==> flow/design.v <==
module FSM (clk, reset, mode, valid_in, last_in, enable_mode0, enable_mode1, valid_out, done);
input wire clk, reset;
input wire mode, valid_in, last_in;
output reg enable_mode0, enable_mode1, valid_out, done;
parameter MODE_0 = 1'b0;
parameter MODE_1 = 1'b1;
reg old_valid, last_input;
always @ (posedge clk or posedge reset) begin
	if (reset == 1'b1) begin
		enable_mode0 <= 1'b0;
		enable_mode1 <= 1'b0;
		valid_out <= 1'b0;
		last_input <= 1'b0;
		old_valid <= 1'b0;
		done <= 1'b0;
	end
	else begin
		case (mode)
		MODE_0: begin
			enable_mode0 <= 1'b1;
			enable_mode1 <= 1'b0;
			valid_out <= old_valid;
			last_input <= 1'b0;
			old_valid <= valid_in;
			done <= 0;
		end
		MODE_1: begin
			enable_mode0 <= 1'b0;
			enable_mode1 <= 1'b1;
			valid_out <= last_input;
			last_input <= last_in;
			old_valid <= valid_in;
			done <= last_in;
		end
		endcase
	end
end
endmodule
module Product_Sum (clk, reset, enable, valid_in, done, in_ai, in_xi, result);
input wire clk, reset;
input wire done, enable, valid_in;
input wire [7:0]in_ai;
input wire [7:0]in_xi;
output reg [15:0]result;
reg [15:0]mult_reg;
reg [15:0]register;
wire [15:0]mult_result;
wire [15:0]result_w;
assign mult_result = in_ai*in_xi;
assign result_w = mult_reg + register;
always @ (posedge clk or posedge reset) begin
	if (reset == 1'b1) begin
		register <= 16'b0;
		mult_reg <= 16'b0;
	end
	else begin
		if (enable == 1) begin
			if (valid_in == 1) begin
				mult_reg <= mult_result;
			end
			else begin
				mult_reg <= 16'b0;
			end
			if (done == 0) begin
				register <= result_w;
			end
			else begin
				register <= 16'b0;
			end
			result <= result_w;
		end
		else begin
			register <= 16'b0;
		end
	end
end
endmodule
module QE_M (clk, reset, in_a, in_b, in_c, in_x, mode, valid_in, last_input, valid_out, result);
input wire clk, reset, mode;
input wire [7:0]in_a;
input wire [7:0]in_b;
input wire [7:0]in_c;
input wire [7:0]in_x;
input wire valid_in, last_input;
output wire valid_out;
output wire [15:0]result;
wire [15:0]result_0;
wire [15:0]result_1;
wire enable_mode0, enable_mode1, done;
assign result = (mode == 1'b0) ? result_0 : result_1;
Quadratic_Equation Quadratic_Equation (
	.clk		(clk),
	.reset 		(reset),
	.enable		(enable_mode0),
	.in_a 		(in_a),
	.in_x 		(in_x),
	.in_b 		(in_b),
	.in_c 		(in_c),
	.result		(result_0)
);
Product_Sum Product_Sum (
	.clk 		(clk),
	.reset 		(reset),
	.enable		(enable_mode1),
	.valid_in	(valid_in),
	.done		(done),
	.in_ai 		(in_a),
	.in_xi		(in_x),
	.result		(result_1)
);
FSM FSM (
	.clk			(clk),
	.reset 			(reset),
	.mode 			(mode),
	.valid_in 		(valid_in),
	.last_in		(last_input),
	.enable_mode0 	(enable_mode0),
	.enable_mode1 	(enable_mode1),
	.valid_out 		(valid_out),
	.done			(done)
);
endmodule
module Quadratic_Equation (clk, reset, enable,in_a, in_x, in_b, in_c, result);
input wire clk, reset, enable;
input wire [7:0]in_a;
input wire [7:0]in_x;
input wire [7:0]in_b;
input wire [7:0]in_c;
output reg [15:0]result;
reg [7:0]C;
reg [7:0]rX;
reg [15:0]R;
always @ ( posedge clk or posedge reset ) begin
    if (reset == 1) begin
        R <= 16'b0;
        C <= 8'b0;
        result <= 16'b0;
    end
    else begin
        if (enable == 1) begin
            rX <= in_x;
            C <= in_c;
            R <= (in_a * in_x) + in_b;
        end
        else begin
            rX <= 0;
            C <= 0;
            R <= 0;
        end
        result <= (R * rX) + C;
    end
end
endmodule  
---- Tool chain data of QE_M ----
The steps from the RTL of QE_M to its reports follow in flow order.
Line numbers count from 1 in the design file above.
Cell names lack the library's common part.
Not given: --
design
  top module .............................. QE_M
  clock port .............................. clk
  standard-cell library ................... sky130hd
  timing corner ........................... tt_025C_1v80

---- Elaborated design ----
Yosys after proc, flatten, opt, wreduce and memory -nomap, before mapping. Enables and synchronous resets that opt folds into registers are not counted as muxes. Memory bits, and registers merged into a memory's read port (data or address), are not among the register bits. Print and check cells are not counted. Equal cells are merged and count once.
storage and ports
  register bits after elaboration ......... 101
  output and inout port bits .............. 17
  elaborated cells ........................ 30
cells by class
  reduce/logical cells .................... 1
  multiplexer cells ....................... 10
  $add $sub $neg .......................... 3
  $mul .................................... 2
  bitwise logic cells ..................... 2
operator list
  cell                               count
  multiplier 16 x 8 -> 16 bit        1
  multiplier 8 x 8 -> 16 bit         1
  2-to-1 mux 16 bit                  5
  adder 16 x 8 -> 16 bit             2
  adder 16 bit                       1
  2-to-1 mux 8 bit                   1
  parallel mux 1 bit (select 2 bit)  4
  NOT 1 bit                          2
  AND reduction 2 bit                1

---- Longest topological paths ----
Yosys ltp: most cells in a row. Word level: on the elaborated netlist, between registers, memories and ports. Mapped: between sequential cells and ports; inverters and the memories' decode and read muxes count.
depth
  depth after elaboration ................. 3
  ABC_AREA ................................ 0
  mapped depth ............................ 19

---- Mapped cells and area ----
Yosys stat after the flow's synthesis: flattened, memories mapped to cells. It holds for the ABC_AREA given above (unset counts as 0); a run with the other value may have another netlist.
cells by type
  type      count
  fa_1      105
  dfrtp_1   77
  ha_1      91
  and2_1    130
  edfxtp_1  24
  inv_1     168
  nand2_1   75
  xnor2_1   32
  mux2_2    17
  xor2_1    20
  o21ai_0   31
  nor2_1    30
  a21oi_1   20
  and3b_1   10
  a21o_1    11
  nor3_1    15
  clkbuf_1  19
  nand2b_1  10
Other cell types: 38; their cells: 96.
synthesis totals
  cells in the netlist .................... 981
  area of sequential cells ................ 2647.5 µm²
  flip-flops .............................. 101
  buffers ................................. 21
  synthesis area .......................... 9715.6 µm²
By module: a second synthesis without flattening, with its own total; a netlist apart from the flattened one above.
second synthesis, totals
  cells (unflattened synthesis) ........... 1233
  area (unflattened synthesis) ............ 11933.9 µm²
Rows give one instance, submodules left out.
by module
  module              area (µm²)  sequential area (µm²)  times used  cells
  Quadratic_Equation  6916.6      1241.2                 1           730
  (name not given)    4613.2      1281.2                 1           476
  QE_M                249.0       0.0                    1           18
  FSM                 155.1       125.1                  1           9

---- Path before layout ----
OpenSTA on the mapped netlist: ideal clock, no wires. The path of least setup slack (recovery checks aside). Input and output delay are each 20% of the period. Register names are those of the netlist, which keeps one name where synthesis merged equal registers.
path post-synthesis
  path kind ............................... input port to flip-flop
  from .................................... input port in_a[3]
  to ...................................... register Quadratic_Equation.R[15]
  required time ........................... 5.844 ns
  external input delay .................... 1.186 ns
  launch time at the first pin ............ 1.186 ns
  delay of the path ....................... 4.311 ns
  stages on the path ...................... 18
  period .................................. 5.93 ns
  arrival ................................. 5.411 ns
  setup slack ............................. 0.433 ns
  buffers on the path ..................... 0
  setup time .............................. 0.086 ns
  synthesis period reached ................ 5.497 ns
"delay of the path" = arrival - input delay + setup time.
"stages on the path": output pins that drive a net of the path, with the launching flip-flop's if there is one; two outputs of one cell count as two.
"synthesis period reached" = period - worst setup slack (recovery checks aside). The figure is calculated, with input and output delays left at 20% of the set period.
Between the ends stands the longest chain of elaborated cells between them, by number of cells; it is not shown to be the way that was timed. Of several equally long chains one is given.
A line is the first line of the expression or statement that the cell stems from. Yosys adds cells for indexed reads and writes and turns some case tables into memories.
At most two assigning lines are given for a register; there are more.
on the way, post-synthesis
  cells stage by stage .................... and2_1 -> fa_1 -> fa_1 -> inv_1 -> fa_1 -> fa_1 -> inv_1 -> ha_1 -> a21oi_1 -> xnor2_1 -> ha_1 -> o21ai_0 -> nand2b_1 -> inv_1 -> a211o_1 -> or4_4 -> o31a_1 -> nor3_1
  length of the longest elaborated chain .. 3
RTL lines, path post-synthesis
  element                     line  text
  start: declaration          80    input wire [7:0]in_a;
  multiplier 8 x 8 -> 16 bit  143   R <= (in_a * in_x) + in_b;
  adder 16 x 8 -> 16 bit      143
  2-to-1 mux 16 bit           140   if (enable == 1) begin
  end: assignment             135   R <= 16'b0;
  end: assignment             143
  end: declaration            132   reg [15:0]R;

---- Path in the finished layout ----
Path of least setup slack in the final report of flow run 1 (OpenROAD, finished layout, wires in). Where an end is a register, its clock arrival counts in the times.
path post-layout
  path kind ............................... input port to flip-flop
  from .................................... input port in_a[5]
  to ...................................... register Quadratic_Equation.R[15]
  period .................................. 5.88 ns
  stages on the path ...................... 19
  buffers on the path ..................... 1
  external input delay .................... 1.18 ns
  setup time .............................. 0.08 ns
  required time ........................... 6.15 ns
  arrival ................................. 6.06 ns
  launch time at the first pin ............ 1.18 ns
  setup slack ............................. 0.09 ns
Between the ends stands the longest chain of elaborated cells between them, by number of cells; it is not shown to be the way that was timed. Of several equally long chains one is given.
At most two assigning lines are given for a register; there are more.
on the way, post-layout
  cells stage by stage .................... clkdlybuf4s50_1 -> nand2_1 -> fa_1 -> fa_1 -> inv_1 -> fa_1 -> inv_1 -> fa_1 -> inv_1 -> ha_4 -> xnor2_1 -> ha_1 -> o21ai_0 -> nand2b_1 -> inv_1 -> a211o_1 -> or4_4 -> o31a_1 -> nor3_2
  length of the longest elaborated chain .. 3
RTL lines, path post-layout
  element                     line  text
  start: declaration          80    input wire [7:0]in_a;
  multiplier 8 x 8 -> 16 bit  143   R <= (in_a * in_x) + in_b;
  adder 16 x 8 -> 16 bit      143
  2-to-1 mux 16 bit           140   if (enable == 1) begin
  end: assignment             135   R <= 16'b0;
  end: assignment             143
  end: declaration            132   reg [15:0]R;

Data sheet: physical implementation of QE_M

2 stored runs of QE_M in the flow (synthesis by Yosys, layout by OpenROAD, sky130hd cells), in arbitrary order. Constraints: input delay and output delay 20% of the set period each, output load 0.01 pF.
"achieved clock period": clock period set for the run, less the worst setup slack. It is reckoned from that one timing run; input and output delays stay at 20% of the period that was set.
"critical path time" = time allowed to the worst setup path (clock period - input delay - output delay, where it has them) - its slack; a late launch clock adds to it, a late capture clock takes from it.
"power" is the tool's figure for a default switching activity; nothing was simulated.

---- flow run 1 ----
settings
  period_ns = 5.88
  CORE_UTILIZATION = 70
  CAP_MARGIN = 20
  CORE_MARGIN = 2
  SLEW_MARGIN = 20
results
  final design utilization ................ 81.7 %
  total negative slack on setup checks .... 0.000 ns
  power ................................... 5.354 mW
  smallest setup slack .................... 0.088 ns
  standard-cell area after layout ......... 11209.5 µm²
  worst-case hold slack ................... 0.497 ns
  chip area after synthesis (Yosys) ....... 9715.6 µm²
  achieved clock period ................... 5.792 ns
  critical path time ...................... 4.62 ns
  worst path kind ......................... input port to flip-flop
  overall die area ........................ 14837.7 µm²

---- flow run 2 ----
settings
  period_ns = 7.3
  CORE_UTILIZATION = 29
  SETUP_SLACK_MARGIN = 0.82
  PLACE_DENSITY_LB_ADDON = 0.15
  CELL_PAD_IN_SITES_GLOBAL_PLACEMENT = 1
  TNS_END_PERCENT = 15
  CTS_CLUSTER_SIZE = 74
  CTS_CLUSTER_DIAMETER = 176
  MIN_ROUTING_LAYER = met2
  CAP_MARGIN = 20
  CORE_MARGIN = 2
  SLEW_MARGIN = 20
results
  final design utilization ................ 33.4 %
  total negative slack on setup checks .... 0.000 ns
  power ................................... 4.020 mW
  smallest setup slack .................... 1.035 ns
  standard-cell area after layout ......... 11119.4 µm²
  worst-case hold slack ................... 0.484 ns
  chip area after synthesis (Yosys) ....... 9715.6 µm²
  achieved clock period ................... 6.265 ns
  critical path time ...................... 4.81 ns
  worst path kind ......................... input port to flip-flop
  overall die area ........................ 34982.1 µm²
